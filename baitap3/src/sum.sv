==> flow/design.v <==
module sum (
    input logic clk_i,
    input logic rst_ni,
    input logic start_i,
    input logic [7:0] data_i, n_i,
    output logic done_o,
    output logic [7:0] sum_o
);
logic [7:0] get_sum = 0;
logic [7:0] get_n = 0;
logic [7:0] counter = 0;
typedef enum logic [1:0] { 
    START = 0,
    CALC = 1,
    COMPLETE = 2
} the_state;
the_state state = START;
    always_ff @(posedge clk_i ) begin
        if (!rst_ni) begin
        sum_o <= 8'h0;
        done_o <= 0;    
        end
        else begin
            case (state)
                START: begin
                    if (start_i) begin
                        state <= CALC;
                        get_n <= n_i;
                    end
                    else begin
                        state <= START;
                    end
                end
                CALC : begin
                    if (counter < get_n) begin
                        get_sum <= (get_sum + data_i);
                        counter<= (counter + 1);
                        state <= CALC;
                    end
                    else begin
                        state <= COMPLETE;
                    end
                end 
                COMPLETE: begin
                    sum_o <= get_sum;
                    done_o <= 1;
                end
                default: begin
                    sum_o <= 8'h0;
                    done_o <= 0;     
                end 
            endcase
        end
    end
endmodule
# From RTL to reports: sum
# What the tools print for sum, step after step.
# Lines are those of the file above, counted from 1.
# Operators: Yosys type, input widths -> output width; for muxes data width and select width s.
# Cell names lack the library's common part.
# Not given: -
dict set report design {
  top {sum}
  clock_port {clk_i}
  lib {sky130hd}
  lib_corner {tt_025C_1v80}
}

# Elaborated design
# Yosys after proc, flatten, opt, wreduce and memory -nomap, before mapping. Memory bits, and registers merged into a memory's read port (data or address), are not among the register bits. Print and check cells are not counted.
dict set report op_classes {
  n_shift 0
  n_div 0
  n_reduce_logical 6
  n_addsub 2
  mux 5
  compare 1
  equal 2
  n_mul 0
  bitwise 0
}
# operator n
set op_table {}
lappend op_table {{$pmux 8 s2} 1}
lappend op_table {{$add 8x1->8 const B} 1}
lappend op_table {{$add 8x8->8} 1}
lappend op_table {{$lt 8x8->1} 1}
lappend op_table {{$reduce_and 3->1} 2}
lappend op_table {{$pmux 2 s2} 1}
lappend op_table {{$eq 2x1->1 const B} 1}
lappend op_table {{$eq 2x2->1 const B} 1}
lappend op_table {{$logic_not 2->1} 1}
lappend op_table {{$reduce_and 2->1} 1}
lappend op_table {{$reduce_bool 2->1} 1}
lappend op_table {{$reduce_or 2->1} 1}
lappend op_table {{$pmux 1 s2} 1}
lappend op_table {{$mux 2} 1}
lappend op_table {{$mux 1} 1}
dict set report bits {
  latchBits 0
  in_bits 19
  mem_count 0
  mem_bits_rw 0
  mem_bits_ro 0
  output_inout_bits 9
  clocked_rd_ports_x_width 0
  wordCells 22
  ff_bits 35
}

# Depth
# Longest topological path by Yosys (ltp), each cell counted once; first at word level (registers and memories cut), then after technology mapping (sequential cells cut; the memories' decode and read muxes count).
dict set report logic_depth {
  word_depth 3
  ABC_AREA 0
  ltp_mapped 7
  depth_no_buf 7
}

# Mapped cells and area
# Yosys stat after the flow's synthesis: flattened, memories mapped to cells. It holds for the ABC_AREA given above (unset counts as 0); a run with the other value may have another netlist.
dict set report synth_totals {
  yosys_area_um2 1749.2
  buf_cells 2
  sequential_area_um2 960.9
  ffs 35
  cells 146
}
# cell_type n type_area_um2
set types {}
lappend types {edfxtp_1 26 780.749}
lappend types {ha_1 15 187.68}
lappend types {dfxtp_1 9 180.173}
lappend types {nor2b_1 16 100.096}
lappend types {xnor2_1 9 78.826}
lappend types {a21oi_1 13 65.062}
lappend types {inv_1 13 48.797}
lappend types {xor2_1 4 35.034}
lappend types {nand3_1 5 25.024}
lappend types {a21o_1 3 22.522}
lappend types {fa_1 1 20.019}
lappend types {o211a_1 2 20.019}
lappend types {nand2_1 5 18.768}
lappend types {nor2_1 4 15.014}
lappend types {o21bai_1 2 15.014}
lappend types {nand2b_1 2 12.512}
lappend types {a221o_1 1 10.01}
lappend types {and4_2 1 10.01}
# Other cell types: 14; their cells: 15.

# Path before layout
# Path of least setup slack by OpenSTA after synthesis, without wires, with an ideal clock, recovery checks aside; 20% of the period is set as input and as output delay. Where synthesis merged equal registers, the netlist keeps one of their names.
dict set report synth_timing {
  kind {flip-flop to flip-flop}
  start {reg counter[1]}
  end {reg counter[0]}
  path_buffers 0
  setup_time_ns 0.365
  t_required_ns 1.865
  period_ns 2.23
  path_delay_ns 1.996
  t_first_pin_ns 0.000
  slack_ns 0.234
  driving_pins 6
  arrival_ns 1.631
  synth_period_reached_ns 1.996
}
# "path_delay_ns" is the arrival time less input delay plus setup time.
# "driving_pins" counts driving pins, that of a launching flip-flop among them; a cell with two outputs on the path counts twice.
# "synth_period_reached_ns" is the clock period less the worst setup slack; recovery checks do not enter. This is arithmetic on one report: input and output delays are still those of the set period (20% each).
# Between the ends stands the longest chain of elaborated cells between them, by number of cells; it is not shown to be the way that was timed. Of several equally long chains one is given.
# A line is the first line of the expression or statement that the cell stems from. Yosys adds cells for indexed reads and writes and turns some case tables into memories.
dict set report synth_via {
  cell_sequence {edfxtp_1 ha_1 a211o_1 a21oi_2 o21ba_2 o211a_1}
  elab_chain_cells 2
  cells_between 2
  lines_between 1
  cone_classes {compare: 1; reduce/logical: 1}
}
# element line_no
set synth_lines {}
lappend synth_lines {{from (decl)} 11} ;# logic [7:0] counter = 0;
lappend synth_lines {{from (assign)} 37} ;# counter<= (counter + 1);
lappend synth_lines {{$lt 8x8->1} 35} ;# if (counter < get_n) begin
lappend synth_lines {{$reduce_and 3->1} -}
lappend synth_lines {{to (assign)} 37}
lappend synth_lines {{to (decl)} 11}

# Path in the finished layout
# Path of least setup slack in the final report of run A (OpenROAD, finished layout, wires in). Where an end is a register, its clock arrival counts in the times.
dict set report layout_timing {
  kind {input port to flip-flop}
  start {in data_i[0]}
  end {reg get_sum[6]}
  period_ns 2.42
  slack_ns 0.49
  in_delay_ns 0.48
  arrival_ns 1.97
  driving_pins 8
  setup_time_ns 0.25
  t_required_ns 2.46
  t_first_pin_ns 0.48
  path_buffers 1
}
# Between the ends stands the longest chain of elaborated cells between them, by number of cells; it is not shown to be the way that was timed. Of several equally long chains one is given.
dict set report layout_via {
  cell_sequence {dlygate4sd2_1 ha_2 fa_2 a21o_1 a21oi_2 o21bai_1 a21oi_2 xnor2_1}
  elab_chain_cells 1
  cells_between 1
  lines_between 1
  cone_classes {add/sub: 1}
}
# element line_no
set layout_lines {}
lappend layout_lines {{from (decl)} 5} ;# input logic [7:0] data_i, n_i,
lappend layout_lines {{$add 8x8->8} 36} ;# get_sum <= (get_sum + data_i);
lappend layout_lines {{to (assign)} 36}
lappend layout_lines {{to (decl)} 9} ;# logic [7:0] get_sum = 0;

; Record of 2 stored runs of the RTL-to-layout flow on sum, platform sky130hd. The runs are unordered. Constraints: input delay and output delay 20% of the set period each, output load 0.01 pF.
; "worst_path_allowed_less_slack_ns": the worst setup path's part of the clock period (all of it between registers, 20% less for each end at a port) less its slack. A launch clock that arrives late makes it longer, a capture clock that arrives late makes it shorter.
; "totalPower_uw" rests on the timing tool's default activity at the inputs, not on a simulated workload.

[run A: settings]
period_ns = 2.42
CORE_UTILIZATION = 39
SETUP_SLACK_MARGIN = 0.59
PLACE_DENSITY_LB_ADDON = 0.19
CORE_MARGIN = 7
CELL_PAD_IN_SITES_DETAIL_PLACEMENT = 1
TNS_END_PERCENT = 85
ABC_AREA = 0
GPL_ROUTABILITY_DRIVEN = 1
CTS_CLUSTER_SIZE = 96
CTS_CLUSTER_DIAMETER = 213
MIN_ROUTING_LAYER = met1
CAP_MARGIN = 20
SLEW_MARGIN = 20
[run A: results]
finish.utilization_frac = 0.538
fin_hold_ws_ns = 0.516
timing.setup.ws_ns = 0.488
final_die_area_um2 = 6556.1
totalPower_uw = 1245
synth_area_um2 = 1749.2
final_cell_area_um2 = 2324.7
worst_path_allowed_less_slack_ns = 1.45
critical_path_kind = input port to flip-flop
total_negative_slack_ns = 0.000

[run B: settings]
period_ns = 1.8
CORE_UTILIZATION = 72
PLACE_DENSITY_LB_ADDON = 0.09
ABC_AREA = 1
GPL_ROUTABILITY_DRIVEN = 0
CTS_CLUSTER_SIZE = 93
MIN_ROUTING_LAYER = met2
MAX_ROUTING_LAYER = met5
CAP_MARGIN = 20
CORE_MARGIN = 2
SLEW_MARGIN = 20
[run B: results]
outcome = no results, clock tree synthesis failed with DPL-0038
