==> flow/design.v <==
module sum1 (
    input logic clk_i,
    input logic rst_ni,
    input logic start_i,
    input logic [7:0] data_i, n_i,
    output logic done_o,
    output logic [15:0] sum_o
);
logic [15:0] get_sum =   0;
logic [7:0] counter =   0;
logic [7:0] get_n   =   0;
logic       states  =   0;
always_ff @( posedge clk_i ) begin
    if (!rst_ni) begin 
        get_sum <=  0;
        get_n   <=  n_i;
        counter <=  0;
        done_o  <=  0;
    end
    else begin
        case (states)
            0: begin
                if (start_i && !done_o ) begin
                    states  <=  1;
                    get_n   <=  n_i;
                    get_sum <=  {8'b0, data_i};
                end
                else states <= 0;
            end
            1: begin
                if (counter < (get_n - 1)) begin
                    get_sum <=  (get_sum + {8'b0, data_i});
                    counter <=  (counter + 1);
                end
                else begin
                    sum_o   <=  get_sum;
                    done_o  <=  1;
                    counter <=  0;
                    states  <=  0;
                end
            end
        endcase
    end
end
endmodule
# Tool chain data of sum1
# Tool output for the design above, in the order of the flow.
# Lines are those of the file above, counted from 1.
# Operators: Yosys type, input widths -> output width; for muxes data width and select width s.
# Cell names lack the library's common part.
# The mark - stands for no value.
[design]
top_module = "sum1"
clock = "clk_i"
lib = "sky130hd"
corner = "tt_025C_1v80"

# Word-level counts
# Source: Yosys, flattened and elaborated, memories not mapped. Widths are those after wreduce. Registers that Yosys merges into a memory's read port (data or address) are not register bits. Print and check cells do not count. Equal cells are merged and count once.
[bits]
reg_bits = 50
input_bits = 19
output_inout_bits = 17
elab_cells = 32
[op_classes]
addsub = 3
compare = 1
n_eq = 4
mux = 10
logic = 2
n_reduce_logical = 6
[op_table]
columns = ["op", "n"]
rows = [
  ["$lt 8x32->1", 1],
  ["$pmux 16 s2", 1],
  ["$mux 16", 2],
  ["$mux 8", 4],
  ["$add 16x8->16", 1],
  ["$sub 8x1->9 const B", 1],
  ["$add 8x1->8 const B", 1],
  ["$reduce_and 2->1", 3],
  ["$ne 2x1->1 const B", 2],
  ["$ne 2x2->1 const B", 2],
  ["$reduce_and 3->1", 1],
  ["$not 1->1", 2],
  ["$pmux 1 s2", 1],
  ["$mux 1", 2],
  ["$logic_and 1x1->1", 1],
  ["$logic_not 1->1", 1],
]

# Longest topological paths
# Yosys ltp: most cells in a row. Word level: on the elaborated netlist, between registers, memories and ports. Mapped: between sequential cells and ports; inverters and the memories' decode and read muxes count.
[logic_depth]
ltp_word = 5
ABC_AREA = 1
depth_mapped = 16
mapped_depth_nobuf = 16

# Mapped cells and area
# Yosys stat after the flow's synthesis: flattened, memories mapped to cells. It holds for the ABC_AREA given above (unset counts as 0); a run with the other value may have another netlist.
[mapped]
stdcells = 370
synth_area_mm2 = 0.0029103
seqArea_mm2 = 0.0012512
ff_cells = 50
n_buf = 8
[by_type]
columns = ["type", "n", "area_total_um2"]
rows = [
  ["edfxtp_1", 25, 750.72],
  ["dfxtp_1", 25, 500.48],
  ["nand2_1", 97, 364.099],
  ["ha_1", 17, 212.704],
  ["nand3_1", 41, 205.197],
  ["inv_1", 51, 191.434],
  ["nor2_1", 34, 127.622],
  ["a21oi_1", 19, 95.091],
  ["xor2_1", 8, 70.067],
  ["a21oi_2", 7, 61.309],
  ["nand4_1", 4, 25.024],
  ["nand3b_1", 3, 22.522],
  ["buf_12", 1, 20.019],
  ["fa_1", 1, 20.019],
  ["nand2_8", 1, 20.019],
  ["nand3_2", 2, 20.019],
  ["nor3_1", 4, 20.019],
  ["o21ai_0", 4, 20.019],
]
# Other cell types: 16; their cells: 26.

# Timing after synthesis
# OpenSTA on the mapped netlist: ideal clock, no wires. The path of least setup slack (recovery checks aside). Input and output delay are each 20% of the period. Register names are those of the netlist, which keeps one name where synthesis merged equal registers.
[synth_timing]
path_type = "register to register"
start = "register get_n[2]"
end = "register sum_o[0]"
tclk_ps = 3410
setup_ps = 388
launch_ps = 0
arrival_ps = 2561
required_ps = 3022
slack_ps = 461
path_delay_ps = 2949
driving_pins = 13
n_path_buf = 0
synth_period_reached_ps = 2949
# "path_delay_ps" is the arrival time less input delay plus setup time.
# "driving_pins": output pins that drive a net of the path, with the launching flip-flop's if there is one; two outputs of one cell count as two.
# "synth_period_reached_ps" is the clock period less the worst setup slack; recovery checks do not enter. This is arithmetic on one report: input and output delays are still those of the set period (20% each).
# The rows between start and end are the longest chain of elaborated cells between them; the timing report does not say that the signal goes this way. Where chains are equally long, one stands for them.
# Each line given opens the expression or statement behind the cell; cells for indexed reads and writes are added by Yosys, which also makes memories of some case tables.
[synth_between]
path_cell_list = "edfxtp_1 -> nor2_1 -> nand2_1 -> or3_1 -> nor3_1 -> xor2_1 -> ha_1 -> nand2_1 -> nor2_1 -> nand2_1 -> nand2_1 -> nand3_1 -> nor2_1"
elab_chain_len = 4
cone_cells = 4
lines_between = 1
classes_between = "add/sub: 1; compare: 1; logic: 1; reduce/logical: 1"
[synth_rtl]
columns = ["item", "line_no", "source"]
rows = [
  ["start, declared", 11, "logic [7:0] get_n   =   0;"],
  ["start, assigned", 16, "get_n   <=  n_i;"],
  ["start, assigned", 25, "get_n   <=  n_i;"],
  ["$sub 8x1->9", 31, "if (counter < (get_n - 1)) begin"],
  ["$lt 8x32->1", 31, ""],
  ["$not 1->1", "-", ""],
  ["$reduce_and 3->1", "-", ""],
  ["end, assigned", 36, "sum_o   <=  get_sum;"],
  ["end, declared", 7, "output logic [15:0] sum_o"],
]

# Path in the finished layout
# From the final timing report of flow run 1: the path of least setup slack in the routed layout; clock arrival at registers is part of the times.
# The report prints the path's times to 10 ps; the period is as set.
[layout_timing]
path_type = "register to register"
start = "register get_n[1]"
end = "register get_sum[7]"
tclk_ps = 2400
setup_ps = 110
launch_ps = 300
arrival_ps = 2780
required_ps = 2600
slack_ps = -180
driving_pins = 16
n_path_buf = 1
# The rows between start and end are the longest chain of elaborated cells between them; the timing report does not say that the signal goes this way. Where chains are equally long, one stands for them.
# At most two assigning lines are given for a register; there are more.
[layout_between]
path_cell_list = "edfxtp_1 -> nor2_1 -> nand2_1 -> or3_4 -> nor3_4 -> xor2_1 -> ha_1 -> nand2_1 -> inv_1 -> nor3_2 -> nand2_2 -> nand2_4 -> nand2_8 -> clkbuf_16 -> nand3_1 -> a21oi_2"
elab_chain_len = 4
cone_cells = 6
lines_between = 2
classes_between = "add/sub: 1; compare: 1; eq/ne: 1; mux: 2; reduce/logical: 1"
[layout_rtl]
columns = ["item", "line_no", "source"]
rows = [
  ["start, declared", 11, "logic [7:0] get_n   =   0;"],
  ["start, assigned", 16, "get_n   <=  n_i;"],
  ["start, assigned", 25, "get_n   <=  n_i;"],
  ["$sub 8x1->9", 31, "if (counter < (get_n - 1)) begin"],
  ["$lt 8x32->1", 31, ""],
  ["$mux 16", 31, ""],
  ["$pmux 16 s2", 21, "case (states)"],
  ["end, assigned", 26, "get_sum <=  {8'b0, data_i};"],
  ["end, assigned", 32, "get_sum <=  (get_sum + {8'b0, data_i});"],
  ["end, declared", 9, "logic [15:0] get_sum =   0;"],
]

# Measured results for sum1: 2 stored runs of the Yosys and OpenROAD flow on sky130hd. The settings differ; the order carries no meaning. The constraints put input and output delay at 20% of the set period each and load the outputs with 0.01 pF.
# "achieved_clock_period_ps" means the clock period less the worst setup slack. The figure is calculated, with input and output delays left at 20% of the set period.
# "worst_path_time_ps" = time allowed to the worst setup path (clock period - input delay - output delay, where it has them) - its slack; a late launch clock adds to it, a late capture clock takes from it.
# "final_power_mw" rests on the timing tool's default activity at the inputs, not on a simulated workload.
# "worst_path_time_ps" is known to 10 ps.

[[run]]
name = "flow run 1"
[run.settings]
period_ns = 2.4
CORE_UTILIZATION = 56
SETUP_SLACK_MARGIN = 0.42
PLACE_DENSITY = 0.48
HOLD_SLACK_MARGIN = 0.16
ABC_AREA = 1
GPL_ROUTABILITY_DRIVEN = 1
MIN_ROUTING_LAYER = "met2"
CAP_MARGIN = 20
CORE_MARGIN = 2
SLEW_MARGIN = 20
[run.results]
worstSetupSlack_ps = -181
final_power_mw = 1.943
worst_path_time_ps = 2580
critical_path_kind = "register to register"
finish.utilization_frac = 0.733
holdWs_ps = 485
design.die.area_mm2 = 0.0057897
yosys.chip_area_mm2 = 0.0029103
achieved_clock_period_ps = 2581

[[run]]
name = "flow run 2"
[run.settings]
period_ns = 3.47
SETUP_SLACK_MARGIN = 0.4
CAP_MARGIN = 20
CORE_MARGIN = 2
CORE_UTILIZATION = 40
SLEW_MARGIN = 20
[run.results]
worstSetupSlack_ps = 722
final_power_mw = 1.270
worst_path_time_ps = 2050
critical_path_kind = "input to register"
finish.utilization_frac = 0.506
holdWs_ps = 468
design.die.area_mm2 = 0.0073745
yosys.chip_area_mm2 = 0.0026813
achieved_clock_period_ps = 2748
